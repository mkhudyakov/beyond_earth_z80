==> flow/design.v <==
module z80_adder (
    input  [7:0] a,
    input  [7:0] b,
    output [7:0] result,
    output       flag_c,
    output       flag_z,
    output       flag_s,
    output       flag_pv,
    output       flag_h,
    output       flag_n
);
    reg [7:0] sum;
    reg c;
    integer i;
    always @(*) begin
        c = 0;
        for (i = 0; i < 8; i = i + 1) begin
            sum[i] = a[i] ^ b[i] ^ c;
            c = (a[i] & b[i]) | (a[i] & c) | (b[i] & c);
        end
    end
    assign result = sum;
    assign flag_c = c;
    assign flag_z = (sum == 8'b0);
    assign flag_s = sum[7];
    assign flag_n = 0;
    assign flag_h = ((a[3] & b[3]) | (a[3] & ~sum[3]) | (b[3] & ~sum[3]));
    assign flag_pv = ~^sum;
endmodule
module top(
    input clk,
    input uart_rx_i,
    output uart_tx_o,
    output reg LED
);
    wire [7:0] rx_data;
    wire rx_ready;
    reg tx_start = 0;
    reg [7:0] tx_data;
    wire tx_busy;
    reg [23:0] blink_timer = 0;
    reg blink = 0;
    reg sending = 0;
    reg [7:0] next_tx_data = 0;
    reg stage = 0;
    reg [7:0] opcode = 0;
    reg [7:0] operand = 0;
    reg rx_state = 0;
    reg evaluate = 0;
    localparam [7:0] ADD_CONST = 8'd42;
    localparam [7:0] UNKNOWN_OPCODE = 8'hFF;
    wire [7:0] sum;
    wire flag_c, flag_z, flag_s, flag_pv, flag_h, flag_n;
    z80_adder alu (
        .a(ADD_CONST),
        .b(operand),
        .result(sum),
        .flag_c(flag_c),
        .flag_z(flag_z),
        .flag_s(flag_s),
        .flag_pv(flag_pv),
        .flag_h(flag_h),
        .flag_n(flag_n)
    );
    wire [7:0] flags = {flag_s, flag_z, 1'b0, flag_h, 1'b0, flag_pv, flag_n, flag_c};
    uart_rx #(.CLK_FREQ(12_000_000), .BAUD(9600)) uart_rx_inst (
        .clk(clk),
        .rst(1'b0),
        .rx(uart_rx_i),
        .data_out(rx_data),
        .data_ready(rx_ready)
    );
    uart_tx #(.CLKS_PER_BIT(1250)) uart_tx_inst (
        .clk(clk),
        .rst(1'b0),
        .tx_start(tx_start),
        .data_in(tx_data),
        .tx(uart_tx_o),
        .busy(tx_busy)
    );
    always @(posedge clk) begin
        tx_start <= 0;
        if (rx_ready && !sending && !evaluate) begin
            if (rx_state == 0) begin
                opcode <= rx_data;
                rx_state <= 1;
            end else begin
                operand <= rx_data;
                rx_state <= 0;
                evaluate <= 1;  
            end
        end
        if (evaluate) begin
            evaluate <= 0;
            if (opcode[7:3] == 5'b10000) begin  
                tx_data <= sum;
                next_tx_data <= flags;
            end else begin
                tx_data <= UNKNOWN_OPCODE;
                next_tx_data <= 8'h00;
            end
            tx_start <= 1;
            sending <= 1;
            stage <= 0;
            blink <= 1;
            blink_timer <= 0;
        end
        if (sending && !tx_busy && !tx_start) begin
            if (stage == 0) begin
                tx_data <= next_tx_data;
                tx_start <= 1;
                stage <= 1;
            end else begin
                sending <= 0;
            end
        end
        if (blink) begin
            blink_timer <= blink_timer + 1;
            if (blink_timer > 1_000_000)
                blink <= 0;
        end
        LED <= blink;
    end
endmodule
module uart_rx #(parameter CLK_FREQ = 12_000_000, parameter BAUD = 9600)(
    input clk,
    input rst,
    input rx,
    output reg [7:0] data_out,
    output reg data_ready
);
    localparam SAMPLE_RATE = 8;
    localparam TICKS_PER_BIT = CLK_FREQ / (BAUD * SAMPLE_RATE);
    localparam MID_SAMPLE = SAMPLE_RATE / 2;
    reg [2:0] rx_samples = 3'b111;
    wire rx_stable = (rx_samples[2] & rx_samples[1]) |
                     (rx_samples[2] & rx_samples[0]) |
                     (rx_samples[1] & rx_samples[0]);
    always @(posedge clk)
        rx_samples <= {rx_samples[1:0], rx};
    reg [$clog2(TICKS_PER_BIT)-1:0] clk_div = 0;
    wire sample_tick = (clk_div == TICKS_PER_BIT - 1);
    always @(posedge clk)
        clk_div <= sample_tick ? 0 : clk_div + 1;
    reg [3:0] bit_idx = 0;
    reg [7:0] rx_shift = 0;
    reg [2:0] sample_cnt = 0;
    reg [1:0] state = 0;
    always @(posedge clk) begin
        if (rst) begin
            state <= 0;
            data_ready <= 0;
        end else if (sample_tick) begin
            case (state)
                0: begin
                    data_ready <= 0;
                    if (!rx_stable) begin
                        sample_cnt <= 0;
                        bit_idx <= 0;
                        state <= 1;
                    end
                end
                1: begin
                    sample_cnt <= sample_cnt + 1;
                    if (sample_cnt == MID_SAMPLE) begin
                        if (!rx_stable)
                            state <= 2;
                        else
                            state <= 0;
                        sample_cnt <= 0;
                    end
                end
                2: begin
                    sample_cnt <= sample_cnt + 1;
                    if (sample_cnt == SAMPLE_RATE - 1) begin
                        rx_shift[bit_idx] <= rx_stable;
                        bit_idx <= bit_idx + 1;
                        sample_cnt <= 0;
                        if (bit_idx == 7)
                            state <= 3;
                    end
                end
                3: begin
                    sample_cnt <= sample_cnt + 1;
                    if (sample_cnt == SAMPLE_RATE - 1) begin
                        if (rx_stable) begin
                            data_out <= rx_shift;
                            data_ready <= 1;
                        end
                        state <= 0;
                        sample_cnt <= 0;
                    end
                end
            endcase
        end
    end
endmodule
module uart_tx #(parameter CLKS_PER_BIT = 1250)(
    input clk,
    input rst,
    input tx_start,
    input [7:0] data_in,
    output reg tx = 1'b1,
    output reg busy = 0
);
    reg [9:0] shift = 10'b1111111111;
    reg [3:0] bit_idx = 0;
    reg [15:0] clk_cnt = 0;
    reg tx_active = 0;
    always @(posedge clk) begin
        if (rst) begin
            tx <= 1'b1;
            busy <= 0;
            tx_active <= 0;
        end else begin
            if (!tx_active) begin
                if (tx_start) begin
                    shift <= {1'b1, data_in, 1'b0};   
                    tx_active <= 1;
                    bit_idx <= 0;
                    clk_cnt <= 0;
                    busy <= 1;
                end
            end else begin
                clk_cnt <= clk_cnt + 1;
                if (clk_cnt == CLKS_PER_BIT - 1) begin
                    clk_cnt <= 0;
                    tx <= shift[bit_idx];
                    bit_idx <= bit_idx + 1;
                    if (bit_idx == 9) begin
                        tx_active <= 0;
                        busy <= 0;
                        tx <= 1'b1;
                    end
                end
            end
        end
    end
endmodule
### Reports on top

The steps from the RTL of top to its reports follow in flow order.
Line numbers count from 1 in the design file above.
Library cell names are shortened.
Not given: n/a

| design | value |
|---|---|
| top | top |
| clock | clk |
| library | sky130hd |
| timing corner | tt_025C_1v80 |

### Word-level counts

Counts by Yosys on the flattened word-level netlist (proc, flatten, opt, wreduce; memories kept). Register bits leave out memories and registers merged into their read ports (data or address). Print and check cells are left out. Cells with the same type and inputs are merged into one.

| storage and ports | value |
|---|---|
| output and inout port bits | 2 |
| input bits | 2 |
| elaborated cells | 176 |
| register bits after elaboration | 131 |

| cells by class | value |
|---|---|
| equality and inequality tests | 18 |
| shift-type cells | 3 |
| bitwise gates (word level) | 35 |
| $lt $le $gt $ge | 1 |
| reductions and logical operators | 32 |
| $add $sub $neg | 7 |
| mux-type cells | 53 |

Operators with widths:

| operator | count |
|---|---|
| 24-bit 2-to-1 mux | 2 |
| 16-bit 2-to-1 mux | 3 |
| 8-bit 2-to-1 mux | 6 |
| 24-bit by 1-bit adder with 24-bit output with constant B | 1 |
| 24-bit by 20-bit > comparator with 1-bit output with constant B | 1 |
| 1-bit 2-to-1 mux | 24 |
| 4-bit 2-to-1 mux | 5 |
| 16-bit by 1-bit adder with 16-bit output with constant B | 1 |
| 16-bit by 11-bit == test with 1-bit output with constant B | 1 |
| 4-bit AND reduction | 3 |
| 2-bit 2-to-1 mux | 6 |
| 1-bit bitwise AND | 10 |
| 10-bit by 4-bit variable part select with 1-bit output | 1 |
| 2-bit by 1-bit inequality test with 1-bit output with constant B | 5 |
| 2-bit AND reduction | 5 |
| 3-bit AND reduction | 3 |
| 3-bit case mux with 3-bit select | 1 |
| 3-bit 2-to-1 mux | 3 |
| 1-bit bitwise OR | 8 |
| 1-bit by 5-bit variable shift with 8-bit output | 1 |
| 1-bit by 5-bit variable shift with 8-bit output with constant A | 1 |
| 1-bit inverter | 8 |
| 2-bit nonzero test | 4 |
| 4-bit by 1-bit adder with 4-bit output with constant B | 2 |
| 8-bit by 1-bit adder with 8-bit output with constant B | 1 |
| 8-bit == test with constant B | 1 |
| 8-bit bitwise AND | 1 |
| 8-bit bitwise OR | 1 |

Not listed: further kinds 24, cells in them 40.

### Depth

Longest topological path by Yosys (ltp), each cell counted once; first at word level (registers and memories cut), then after technology mapping (sequential cells cut; the memories' decode and read muxes count).

| depth | value |
|---|---|
| depth in word-level cells | 12 |
| ABC_AREA | 0 |
| gate-level depth with buffers | 15 |
| mapped depth without buffers | 15 |

### Synthesis result

Yosys stat after the flow's synthesis: flattened, memories mapped to cells. It holds for the ABC_AREA given above (unset counts as 0); a run with the other value may have another netlist.
The area totals of this step are shown rounded.

Cells by type:

| cell type | count | area in all (um^2) |
|---|---|---|
| edfxtp_1 | 100 | 3002.88 |
| dfxtp_1 | 26 | 520.499 |
| ha_1 | 26 | 325.312 |
| nor2_1 | 72 | 270.259 |
| xnor2_1 | 20 | 175.168 |
| xor2_1 | 18 | 157.651 |
| inv_1 | 33 | 123.869 |
| nand2_1 | 30 | 112.608 |
| a21oi_1 | 20 | 100.096 |
| o21ai_0 | 20 | 100.096 |
| nand3_1 | 18 | 90.086 |
| nand4_1 | 13 | 81.328 |
| or3_1 | 11 | 68.816 |
| and4_1 | 7 | 61.309 |
| nor3_1 | 11 | 55.053 |
| a31o_2 | 6 | 52.55 |
| clkbuf_1 | 14 | 52.55 |
| and2_1 | 8 | 50.048 |

Not listed: further types 29, cells in them 67.

| synthesis totals | value |
|---|---|
| area of sequential cells | 3520 um^2 |
| chip area (Yosys) | 5940 um^2 |
| standard cells after synthesis | 520 |
| flip-flop cells | 126 |
| buffer cells | 17 |

By module: a second synthesis without flattening, with its own total; a netlist apart from the flattened one above.

| second synthesis, totals | value |
|---|---|
| cell total of the unflattened synthesis | 560 |
| area total of the unflattened synthesis | 6310 um^2 |

Each row is one instance without its submodules.

By module:

| module | instances | sequential area (um^2) | cells | area (um^2) |
|---|---|---|---|---|
| top | 1 | 1600 | 232 | 2620 |
| uart_rx | 1 | 971 | 149 | 1760 |
| uart_tx (CLKS_PER_BIT=1250) | 1 | 931 | 135 | 1570 |
| z80_adder | 1 | 0.0 | 44 | 350 |

### Path before layout

Path of least setup slack by OpenSTA after synthesis, without wires, with an ideal clock, recovery checks aside; 20% of the period is set as input and as output delay. Where synthesis merged equal registers, the netlist keeps one of their names.

| path after synthesis | value |
|---|---|
| path type | flip-flop to flip-flop |
| start point | reg operand[1] |
| end point | reg next_tx_data[2] |
| arrival time | 2270 ps |
| data required time | 3355 ps |
| path delay | 2525 ps |
| clock period | 3610 ps |
| setup slack | 1085 ps |
| setup time | 255 ps |
| time at the first pin | 0 ps |
| buffers on the path | 0 |
| stages | 16 |
| synthesis period reached | 2525 ps |

"path delay" is the arrival time less input delay plus setup time.
"stages" counts driving pins, that of a launching flip-flop among them; a cell with two outputs on the path counts twice.
"synthesis period reached" is the clock period less the worst setup slack; recovery checks do not enter. This is arithmetic on one report: input and output delays are still those of the set period (20% each).
Between the ends stands the longest chain of elaborated cells between them, by number of cells; it is not shown to be the way that was timed. Of several equally long chains one is given.
Each line given opens the expression or statement behind the cell; cells for indexed reads and writes are added by Yosys, which also makes memories of some case tables.

| on the way, after synthesis | value |
|---|---|
| cells stage by stage | edfxtp_1 > ha_1 > inv_1 > ha_1 > inv_1 > ha_1 > inv_1 > ha_1 > inv_1 > ha_1 > ha_1 > inv_1 > ha_1 > xor2_1 > xnor2_1 > nor2_1 |
| cells in the longest elaborated chain | 9 |
| elaborated cells between the ends (all ways) | 17 |
| RTL lines with such cells | 3 |
| those cells by class | 16 x logic; 1 x reduce/logical |

RTL lines, path after synthesis:

| what | RTL line | text |
|---|---|---|
| from (decl) | 47 | `reg [7:0] operand = 0;` |
| from (assign) | 88 | `operand <= rx_data;` |
| 1-bit bitwise AND | 19 | `c = (a[i] & b[i]) \| (a[i] & c) \| (b[i] & c);` |
| 1-bit bitwise OR (2 in a row) | 19 |  |
| 1-bit bitwise AND | 19 |  |
| 1-bit bitwise OR (2 in a row) | 19 |  |
| 1-bit bitwise AND | 19 |  |
| 1-bit bitwise XOR | 18 | `sum[i] = a[i] ^ b[i] ^ c;` |
| 8-bit XNOR reduction | 28 | `assign flag_pv = ~^sum;` |
| to (assign) | 97 | `next_tx_data <= flags;` |
| to (assign) | 100 | `next_tx_data <= 8'h00;` |
| to (decl) | 44 | `reg [7:0] next_tx_data = 0;` |

Some nets on the timed path still bear RTL names; the line given drives or declares the net.

Named nets, after synthesis:

| signal | RTL line |
|---|---|
| alu.flag_s | 18 |

### Path in the finished layout

From the final timing report of run 1: the path of least setup slack in the routed layout; clock arrival at registers is part of the times.
The report prints the path's times to 10 ps; the period is as set.

| path post-layout | value |
|---|---|
| path type | flip-flop to flip-flop |
| start point | reg operand[1] |
| end point | reg next_tx_data[2] |
| data required time | 2080 ps |
| setup time | 250 ps |
| buffers on the path | 0 |
| arrival time | 2830 ps |
| time at the first pin | 520 ps |
| clock period | 1810 ps |
| setup slack | -750 ps |
| stages | 16 |

Between the ends stands the longest chain of elaborated cells between them, by number of cells; it is not shown to be the way that was timed. Of several equally long chains one is given.

| on the way, post-layout | value |
|---|---|
| cells stage by stage | edfxtp_1 > ha_2 > inv_2 > ha_4 > inv_2 > ha_4 > inv_4 > ha_4 > inv_2 > ha_4 > ha_4 > inv_4 > ha_4 > xor2_4 > xnor2_2 > nor2_1 |
| cells in the longest elaborated chain | 9 |
| elaborated cells between the ends (all ways) | 17 |
| RTL lines with such cells | 3 |
| those cells by class | 16 x logic; 1 x reduce/logical |

RTL lines, path post-layout:

| what | RTL line | text |
|---|---|---|
| from (decl) | 47 | `reg [7:0] operand = 0;` |
| from (assign) | 88 | `operand <= rx_data;` |
| 1-bit bitwise AND | 19 | `c = (a[i] & b[i]) \| (a[i] & c) \| (b[i] & c);` |
| 1-bit bitwise OR (2 in a row) | 19 |  |
| 1-bit bitwise AND | 19 |  |
| 1-bit bitwise OR (2 in a row) | 19 |  |
| 1-bit bitwise AND | 19 |  |
| 1-bit bitwise XOR | 18 | `sum[i] = a[i] ^ b[i] ^ c;` |
| 8-bit XNOR reduction | 28 | `assign flag_pv = ~^sum;` |
| to (assign) | 97 | `next_tx_data <= flags;` |
| to (assign) | 100 | `next_tx_data <= 8'h00;` |
| to (decl) | 44 | `reg [7:0] next_tx_data = 0;` |

Some nets on the timed path still bear RTL names; the line given drives or declares the net.

Named nets, post-layout:

| signal | RTL line |
|---|---|
| alu.flag_s | 18 |

==> runs of top <==
Measured results for top: 2 stored runs of the Yosys and OpenROAD flow on sky130hd. The settings differ; the order carries no meaning. The constraints put input and output delay at 20% of the set period each and load the outputs with 0.01 pF.
"period reached": clock period set for the run, less the worst setup slack. It is reckoned from that one timing run; input and output delays stay at 20% of the period that was set.
"time on the worst setup path" is the time allowed to the run's worst setup path (the clock period less input and output delay, where it has them) less its slack. Clock arrival times count: a late capture clock shortens it, a late launch clock lengthens it.
"total power of the final layout" is the tool's figure for a default switching activity; nothing was simulated.
"time on the worst setup path" is known to 10 ps.
Results are given in rounded form.
Settings: - = not set for that run.

| run | period_ns | CORE_UTILIZATION | PLACE_DENSITY_LB_ADDON | HOLD_SLACK_MARGIN | CORE_MARGIN | TNS_END_PERCENT | GPL_TIMING_DRIVEN | CTS_CLUSTER_SIZE | CTS_CLUSTER_DIAMETER | CAP_MARGIN | SLEW_MARGIN | SETUP_SLACK_MARGIN | CORE_ASPECT_RATIO | CELL_PAD_IN_SITES_GLOBAL_PLACEMENT | MIN_ROUTING_LAYER | worst hold slack (ps) | utilization after layout (%) | period reached (ps) | time on the worst setup path (ps) | worst setup path kind | post-synthesis cell area (um^2) | total power of the final layout (mW) | worst setup slack after layout (ps) | standard-cell area after routing (um^2) | total negative setup slack (ps) | die area (um^2) |
|---|---|---|---|---|---|---|---|---|---|---|---|---|---|---|---|---|---|---|---|---|---|---|---|---|---|---|
| run 1 | 1.81 | 64 | 0.07 | 0.2 | 4 | 50 | 0 | 91 | 111 | 5 | 20 | - | - | - | - | 283 | 85.3 | 2557 | 2560 | flip-flop to flip-flop | 5940 | 9.96 | -747 | 7580 | -3830 | 10900 |
| run 2 | 3.4 | 65 | 0.28 | -0.05 | 2 | - | - | - | 262 | 20 | 20 | -0.05 | 1.38 | 1 | met1 | 359 | 73.5 | 2694 | 2690 | flip-flop to flip-flop | 5940 | 4.88 | 706 | 6640 | 0 | 9920 |
